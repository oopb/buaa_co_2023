==> flow/design.v <==
`timescale 1ns / 1ps
`timescale 1ns / 1ps
`timescale 1ns / 1ps
module alu(
    input [31:0] input_a,
    input [31:0] input_b,
    input [1:0] op,
    input clk,
    input en,
    output reg [31:0] result
);
    wire [31:0] temp_result;
    assign temp_result = (op == 2'd0) ? (input_a + input_b) :
                         (op == 2'd1) ? (input_a - input_b) :
                         (op == 2'd2) ? (input_a & input_b) :
                                        (input_a | input_b);
    always @(posedge clk) begin
        if (en == 1'b1) begin
            result <= temp_result;
        end
        else begin
            result <= result;
        end
    end
endmodule
# Tool chain data of alu
# What the tools print for alu, step after step.
# Lines are those of the file above, counted from 1.
# Library cell names are shortened.
design:
  top: "alu"
  clock: "clk"
  cell_library: "sky130hd"
  corner: "tt_025C_1v80"

# After elaboration
# Source: Yosys, flattened and elaborated, memories not mapped. Widths are those after wreduce; folded enables and synchronous resets count as part of the registers. Registers that Yosys merges into a memory's read port (data or address) are not register bits. Print and check cells do not count. Equal cells are merged and count once.
word_totals:
  inputBits: 68
  ff_bits: 32
  out_inout_bits: 32
classes:
  addsub: 2
  mux: 3
  reduce_and_logical: 1
  n_eq: 2
  logic: 2
ops:
  columns: ["cell", "n"]
  rows:
  - ["32-bit two-way mux", 3]
  - ["32-bit adder", 1]
  - ["32-bit subtractor", 1]
  - ["32-bit bitwise AND", 1]
  - ["32-bit bitwise OR", 1]
  - ["2-bit by 1-bit == test with 1-bit output (second input constant)", 1]
  - ["2-bit == test (second input constant)", 1]
  - ["2-bit zero test", 1]

# Longest topological paths
# Yosys ltp: most cells in a row. Word level: on the elaborated netlist, between registers, memories and ports. Mapped: between sequential cells and ports; inverters and the memories' decode and read muxes count.
logic_depth:
  word_depth: 4
  ABC_AREA: 1
  mapped_depth: 17
  depth_no_buf: 16

# Synthesis result
# Yosys stat after the flow's synthesis: flattened, memories mapped to cells. It holds for the ABC_AREA given above (unset counts as 0); a run with the other value may have another netlist.
types:
  columns: ["type", "n", "type_area_um2"]
  rows:
  - ["nand2_1", 369, 1.39E+03]
  - ["ha_1", 95, 1188.64]
  - ["edfxtp_1", 32, 960.922]
  - ["inv_1", 214, 803.27]
  - ["a21oi_1", 96, 480.461]
  - ["nor2_1", 112, 420.403]
  - ["nand3_1", 66, 330.317]
  - ["o21ai_0", 59, 295.283]
  - ["xor2_1", 14, 122.618]
  - ["buf_2", 19, 95.091]
  - ["o21bai_1", 10, 75.072]
  - ["nand2_2", 10, 62.56]
  - ["nor2_2", 10, 62.56]
  - ["buf_6", 5, 56.304]
  - ["nand4_1", 9, 56.304]
  - ["nor3_1", 11, 55.053]
  - ["nand3_2", 5, 50.048]
  - ["fa_1", 2, 40.038]
# Not listed: further types 23, cells in them 57.
mapped:
  area_um2: 6939.2
  cell_count: 1195
  flip_flops: 32
  seq_area_um2: 960.9

# Worst setup path after synthesis
# Source: OpenSTA report_checks on the synthesized netlist (no wires, ideal clock, input and output delay 20% of the period each), path of least setup slack; recovery checks are left aside. Register names are those of the netlist, which keeps one name where synthesis merged equal registers.
synth_timing:
  path_type: "input-to-reg"
  from: "input input_a[0]"
  to: "register result[18]"
  period_ps: 3350
  slack_ps: 1002
  path_delay_ps: 1678
  t_arrival_ps: 2096
  in_delay_ps: 670
  path_stages: 13
  period_less_setup_slack_ps: 2348
# "path_delay_ps" is the arrival time less input delay plus setup time.
# "path_stages": output pins that drive a net of the path, with the launching flip-flop's if there is one; two outputs of one cell count as two.
# "period_less_setup_slack_ps" is the clock period less the worst setup slack; recovery checks do not enter. This is arithmetic on one report: input and output delays are still those of the set period (20% each).
# Between the ends stands the longest chain of elaborated cells between them, by number of cells; it is not shown to be the way that was timed. Of several equally long chains one is given.
# Each line given opens the expression or statement behind the cell; cells for indexed reads and writes are added by Yosys, which also makes memories of some case tables.
synth_via:
  path_cell_list: "ha_1 > fa_1 > nand3_1 > nand2_1 > nand2_1 > nand2_2 > nand2_1 > nand2_2 > nand3_1 > nand2_1 > xor2_1 > nand2_1 > nand2_1"
  elab_chain_len: 3
synth_lines:
  columns: ["item", "line_no", "rtl"]
  rows:
  - ["start: declaration", 5, "input [31:0] input_a,"]
  - ["32-bit subtractor", 14, "(op == 2'd1) ? (input_a - input_b) :"]
  - ["32-bit two-way mux", 14, null]
  - ["32-bit two-way mux", 13, "assign temp_result = (op == 2'd0) ? (input_a + input_b) :"]
  - ["end: assignment", 19, "result <= temp_result;"]
  - ["end: assignment", 22, "result <= result;"]
  - ["end: declaration", 10, "output reg [31:0] result"]

# Worst path after layout
# Path of least setup slack in the final report of record 1 (OpenROAD, finished layout, wires in). Where an end is a register, its clock arrival counts in the times.
# The path's times are printed in steps of 10 ps; the period is the one set.
layout_timing:
  path_type: "input-to-reg"
  from: "input input_a[2]"
  to: "register result[9]"
  in_delay_ps: 840
  t_arrival_ps: 3290
  path_stages: 14
  slack_ps: 910
  period_ps: 4220
# Between the ends stands the longest chain of elaborated cells between them, by number of cells; it is not shown to be the way that was timed. Of several equally long chains one is given.
layout_via:
  path_cell_list: "clkdlybuf4s50_1 > inv_1 > ha_1 > inv_2 > nand2_1 > nand2_1 > nand2_1 > nand3_2 > nand2_1 > nand2_1 > o21ai_0 > a21oi_1 > o21ai_0 > nand2_1"
  elab_chain_len: 3
layout_lines:
  columns: ["item", "line_no", "rtl"]
  rows:
  - ["start: declaration", 5, "input [31:0] input_a,"]
  - ["32-bit subtractor", 14, "(op == 2'd1) ? (input_a - input_b) :"]
  - ["32-bit two-way mux", 14, null]
  - ["32-bit two-way mux", 13, "assign temp_result = (op == 2'd0) ? (input_a + input_b) :"]
  - ["end: assignment", 19, "result <= temp_result;"]
  - ["end: assignment", 22, "result <= result;"]
  - ["end: declaration", 10, "output reg [31:0] result"]

# Settings and measured results of 2 stored flow runs for module alu (sky130hd), not sorted in any way. The constraints put input and output delay at 20% of the set period each and load the outputs with 0.01 pF.
# "timing.achieved_period_ps" = clock period - worst setup slack. The figure is calculated, with input and output delays left at 20% of the set period.
# "design_power_w" rests on the timing tool's default activity at the inputs, not on a simulated workload.
runs:
  - name: "record 1"
    settings:
      period_ns: 4.22
      CORE_UTILIZATION: 68
      PLACE_DENSITY_LB_ADDON: 0.06
      TNS_END_PERCENT: 30
      ABC_AREA: 1
      CTS_CLUSTER_SIZE: 20
      CTS_CLUSTER_DIAMETER: 392
      CAP_MARGIN: 0
      CORE_MARGIN: 2
      SLEW_MARGIN: 20
    results:
      synthesis_area_um2: 6939.2
      final_die_area_um2: 11029.2
      post_route_stdcell_area_um2: 8056.5
      ws_setup_ps: 914
      setupTns_ps: 0
      design_power_w: 0.001718
      timing.achieved_period_ps: 3306
  - name: "record 2"
    settings:
      period_ns: 3.32
      SETUP_SLACK_MARGIN: 0.18
      CAP_MARGIN: 20
      CORE_MARGIN: 2
      CORE_UTILIZATION: 40
      SLEW_MARGIN: 20
    results:
      synthesis_area_um2: 5794.3
      final_die_area_um2: 15464.2
      post_route_stdcell_area_um2: 9691.8
      ws_setup_ps: 179
      setupTns_ps: 0
      design_power_w: 0.002684
      timing.achieved_period_ps: 3141
